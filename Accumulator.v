==> flow/design.v <==
module Accumulator(
     input Clk, Reset,
	  input wire [8-1:0] row_id_out,
	  input wire row_id_empty,
	  output reg row_id_rd_en,
	  output reg mult_rd_en,
     input wire mult_empty,
     input wire [16-1:0] mult_out,
	  output reg [8-1:0] wr_addr,
	  output reg [16-1:0] wr_data,
	  output reg wr_en
	);
	initial begin
		wr_addr<=0;
		wr_data<=0;
		wr_en<=0;
		row_id_rd_en<=0;
		mult_rd_en<=0;
	end
	always@(posedge Clk) begin
		if(Reset) begin
			wr_addr<=0;
			wr_data<=0;
			wr_en<=0;
			row_id_rd_en<=0;
			mult_rd_en<=0;
		end else begin
			if(~row_id_empty && ~mult_empty) begin			
				row_id_rd_en<=1;
				mult_rd_en<=1;
				if(row_id_rd_en && mult_rd_en) begin
					if(wr_en) begin
						wr_en<=0;
						wr_data<=mult_out;
						wr_addr<=row_id_out;
					end else begin
						if(row_id_out!=wr_addr) begin
							wr_en<=1; 
						end
						wr_data<=wr_data+mult_out;
					end
				end
			end else begin
				row_id_rd_en<=0;
				mult_rd_en<=0;
			end
		end
	end  
endmodule
======== Tool chain data of Accumulator ========
The steps from the RTL of Accumulator to its reports follow in flow order.
Line numbers count from 1 in the design file above.
Operators carry their Yosys type and port widths (W data, S select, Z words).
Library cell names are shortened.
A cell with -- has no value.
design
  top module .............................. Accumulator
  clock ................................... Clk
  standard-cell library ................... sky130hd
  library corner .......................... tt_025C_1v80

======== Elaborated design ========
Counts by Yosys on the flattened word-level netlist (proc, flatten, opt, wreduce; memories kept). Register bits leave out memories and registers merged into their read ports (data or address); mux counts leave out enables and synchronous resets folded into registers. Print and check cells are left out. Cells with the same type and inputs are merged into one.
cells by class
  $lt $le $gt $ge ......................... 0
  $add $sub $neg .......................... 1
  divide/modulo/power cells ............... 0
  reduce/logical cells .................... 3
  muxes and demuxes ....................... 4
  multipliers ............................. 0
  eq/ne operators ......................... 1
  shifts and indexed selects .............. 0
  bitwise gates (word level) .............. 2
operators by type and width
  cell                 count
  $add A16 B16 Y16     1
  $mux W16             1
  $ne A8 B8 Y1         1
  $reduce_and A3 Y1    1
  $mux W1              3
  $not A1 Y1           2
  $reduce_and A2 Y1    1
  $logic_and A1 B1 Y1  1
storage and ports
  RAM bits ................................ 0
  register bits after elaboration ......... 26
  output and inout port bits .............. 27
  memory cells ............................ 0
  latch bits .............................. 0
  bits of input ports ..................... 28
  bits in read-only memories .............. 0
  elaborated cells ........................ 15
  word width x clocked read ports ......... 0

======== Longest topological paths ========
Longest topological path by Yosys (ltp), each cell counted once; first at word level (registers and memories cut), then after technology mapping (sequential cells cut; the memories' decode and read muxes count).
depth
  word-level depth ........................ 3
  ABC_AREA ................................ 0
  gate-level depth with buffers ........... 9
  mapped depth without buffers ............ 9

======== Synthesis result ========
The flow's flattened synthesis, as Yosys stat reports it; memories are mapped. The netlist is that of the ABC_AREA named above (0 if unset); the other value can give another one.
The area totals of this step are shown rounded.
mapped netlist
  flip-flops .............................. 26
  synthesis area .......................... 1,880 µm²
  cells in the netlist .................... 237
  buffers ................................. 13
  sequential part of the area ............. 520 µm²
cell types
  cell type  count  total area (µm²)
  dfxtp_1    26     520.499
  ha_1       15     187.68
  nand2_1    39     146.39
  xnor2_1    14     122.618
  a21oi_1    22     110.106
  nor2_1     18     67.565
  a21o_1     8      60.058
  a211oi_1   7      52.55
  o21ai_0    10     50.048
  xor2_1     5      43.792
  clkbuf_1   11     41.29
  mux2i_1    4      40.038
  a31oi_1    5      31.28
  o211ai_1   4      30.029
  a21oi_2    3      26.275
  and3_1     4      25.024
  nand3_1    5      25.024
  fa_1       1      20.019
Other cell types: 28; their cells: 36.

======== Worst setup path after synthesis ========
OpenSTA on the mapped netlist: ideal clock, no wires. The path of least setup slack (recovery checks aside). Input and output delay are each 20% of the period. Register names are those of the netlist, which keeps one name where synthesis merged equal registers.
timing path post-synthesis
  path kind ............................... input -> register
  start point ............................. input port mult_out[0]
  end point ............................... register wr_data[14]
  path delay .............................. 2,011 ps
  driving pins on the path ................ 9
  clock period ............................ 5,130 ps
  input delay ............................. 1,026 ps
  arrival time ............................ 2,909 ps
  time at the first pin ................... 1,026 ps
  data required time ...................... 5,002 ps
  library setup time ...................... 128 ps
  setup slack ............................. 2,093 ps
  buffers on the path ..................... 0
  period reached after synthesis .......... 3,037 ps
"path delay" is the arrival time less input delay plus setup time.
"driving pins on the path" counts driving pins, that of a launching flip-flop among them; a cell with two outputs on the path counts twice.
"period reached after synthesis" = period - worst setup slack (recovery checks aside). The figure is calculated, with input and output delays left at 20% of the set period.
Between the ends stands the longest chain of elaborated cells between them, by number of cells; it is not shown to be the way that was timed. Of several equally long chains one is given.
A line is the first line of the expression or statement that the cell stems from. Yosys adds cells for indexed reads and writes and turns some case tables into memories.
A register here has more assigning lines than the two given.
between the ends, post-synthesis
  path through ............................ ha_1 fa_1 a21o_1 a21oi_1 o211ai_1 and3_1 a221oi_1 xor2_1 o22ai_1
  cells in the longest elaborated chain ... 2
  elaborated cells between the ends (all ways) .. 2
  RTL lines with such cells ............... 2
  those cells by class .................... 1 x add/sub; 1 x mux
RTL lines, path post-synthesis
  item              line  RTL
  start, declared   8     input wire [16-1:0] mult_out,
  $add A16 B16 Y16  40    wr_data<=wr_data+mult_out;
  $mux W16          32    if(wr_en) begin
  end, assigned     34    wr_data<=mult_out;
  end, assigned     40
  end, declared     10    output reg [16-1:0] wr_data,

======== Timing after layout ========
Path of least setup slack in the final report of run 1 (OpenROAD, finished layout, wires in). Where an end is a register, its clock arrival counts in the times.
The path's times are printed in steps of 10 ps; the period is the one set.
timing path post-layout
  path kind ............................... register -> register
  start point ............................. register wr_data[0]
  end point ............................... register wr_data[10]
  clock period ............................ 1,670 ps
  setup slack ............................. -580 ps
  arrival time ............................ 2,440 ps
  buffers on the path ..................... 1
  data required time ...................... 1,860 ps
  time at the first pin ................... 280 ps
  library setup time ...................... 90 ps
  driving pins on the path ................ 11
Between the ends stands the longest chain of elaborated cells between them, by number of cells; it is not shown to be the way that was timed. Of several equally long chains one is given.
A register here has more assigning lines than the two given.
between the ends, post-layout
  path through ............................ dfxtp_2 ha_4 fa_2 a21o_1 a21oi_2 o211ai_1 a31oi_1 buf_4 o21bai_1 mux2i_1 a211oi_1
  cells in the longest elaborated chain ... 2
  elaborated cells between the ends (all ways) .. 2
  RTL lines with such cells ............... 2
  those cells by class .................... 1 x add/sub; 1 x mux
RTL lines, path post-layout
  item              line  RTL
  start, declared   10    output reg [16-1:0] wr_data,
  start, assigned   34    wr_data<=mult_out;
  start, assigned   40    wr_data<=wr_data+mult_out;
  $add A16 B16 Y16  40
  $mux W16          32    if(wr_en) begin
  end, assigned     34
  end, assigned     40
  end, declared     10

Design Accumulator on sky130hd. What follows are 2 stored runs of the flow, each under its own settings; their order means nothing. The constraints put input and output delay at 20% of the set period each and load the outputs with 0.01 pF.
"clock period achieved" is the run's clock period less its worst setup slack. It is reckoned from that one timing run; input and output delays stay at 20% of the period that was set.
"critical path time" means the part of the period allowed to the worst setup path (the constraints hold back 20% at inputs and 20% at outputs) less its slack; where the path has registers, the arrival times of their clocks count too.
"total power after layout": no workload was simulated; the value follows from the tool's default switching activity.
"critical path time" is given in steps of 10 ps.
The measured numbers are rounded.

======== run 1 ========
==> flow/run.sh <==
#!/bin/bash
# the make line also repeats the synthesis and layout settings of config.mk as NAME=value (left out here)
make -C /OpenROAD-flow-scripts/flow DESIGN_CONFIG=/design/flow/config.mk WORK_HOME=/design/flow/orfs CLKGATE_MAP_FILE= finish
==> flow/config.mk <==
export PLATFORM = sky130hd
export DESIGN_NAME = Accumulator
export DESIGN_NICKNAME = Accumulator
export VERILOG_FILES = /design/flow/design.v
export SDC_FILE = /design/flow/constraint.sdc
export NUM_CORES = 4
export LEC_CHECK = 0
export CAP_MARGIN = 25
export CORE_ASPECT_RATIO = 0.9
export CORE_MARGIN = 2
export CORE_UTILIZATION = 46
export CTS_CLUSTER_SIZE = 34
export GPL_ROUTABILITY_DRIVEN = 0
export MAX_ROUTING_LAYER = met5
export SETUP_SLACK_MARGIN = 0.39
export SLEW_MARGIN = 20
export TNS_END_PERCENT = 70
==> flow/constraint.sdc <==
create_clock -name core_clock -period 1.67 [get_ports {Clk}]
set_input_delay 0.3340 -clock core_clock [delete_from_list [all_inputs] [get_ports {Clk}]]
set_output_delay 0.3340 -clock core_clock [all_outputs]
set_load 0.01 [all_outputs]

-------- measured, run 1 --------
  lowest setup slack ...................... -579 ps
  clock period achieved ................... 2,249 ps
  total power after layout ................ 1,620 uW
  standard-cell area of the final layout .. 3,340 µm²
  total negative slack .................... -4,060 ps
  worst hold slack in the final report .... 369 ps
  critical path time ...................... 2,250 ps
  worst path kind ......................... register -> register
  synthesis area .......................... 1,880 µm²
  die area ................................ 4,610 µm²
  final utilization ....................... 83.6%

======== run 2 ========
==> flow/run.sh <==
#!/bin/bash
# the make line also repeats the synthesis and layout settings of config.mk as NAME=value (left out here)
make -C /OpenROAD-flow-scripts/flow DESIGN_CONFIG=/design/flow/config.mk WORK_HOME=/design/flow/orfs CLKGATE_MAP_FILE= finish
==> flow/config.mk <==
export PLATFORM = sky130hd
export DESIGN_NAME = Accumulator
export DESIGN_NICKNAME = Accumulator
export VERILOG_FILES = /design/flow/design.v
export SDC_FILE = /design/flow/constraint.sdc
export NUM_CORES = 4
export LEC_CHECK = 0
export ABC_AREA = 1
export CAP_MARGIN = 20
export CORE_MARGIN = 2
export CORE_UTILIZATION = 62
export CTS_CLUSTER_SIZE = 35
export GPL_ROUTABILITY_DRIVEN = 1
export MIN_ROUTING_LAYER = met2
export PLACE_DENSITY = 0.48
export SLEW_MARGIN = 10
==> flow/constraint.sdc <==
create_clock -name core_clock -period 4.52 [get_ports {Clk}]
set_input_delay 0.9040 -clock core_clock [delete_from_list [all_inputs] [get_ports {Clk}]]
set_output_delay 0.9040 -clock core_clock [all_outputs]
set_load 0.01 [all_outputs]

-------- measured, run 2 --------
  lowest setup slack ...................... 1,900 ps
  clock period achieved ................... 2,618 ps
  total power after layout ................ 526 uW
  standard-cell area of the final layout .. 2,670 µm²
  total negative slack .................... 0 ps
  worst hold slack in the final report .... 511 ps
  critical path time ...................... 1,710 ps
  worst path kind ......................... input -> register
  synthesis area .......................... 2,070 µm²
  die area ................................ 3,820 µm²
  final utilization ....................... 86.0%
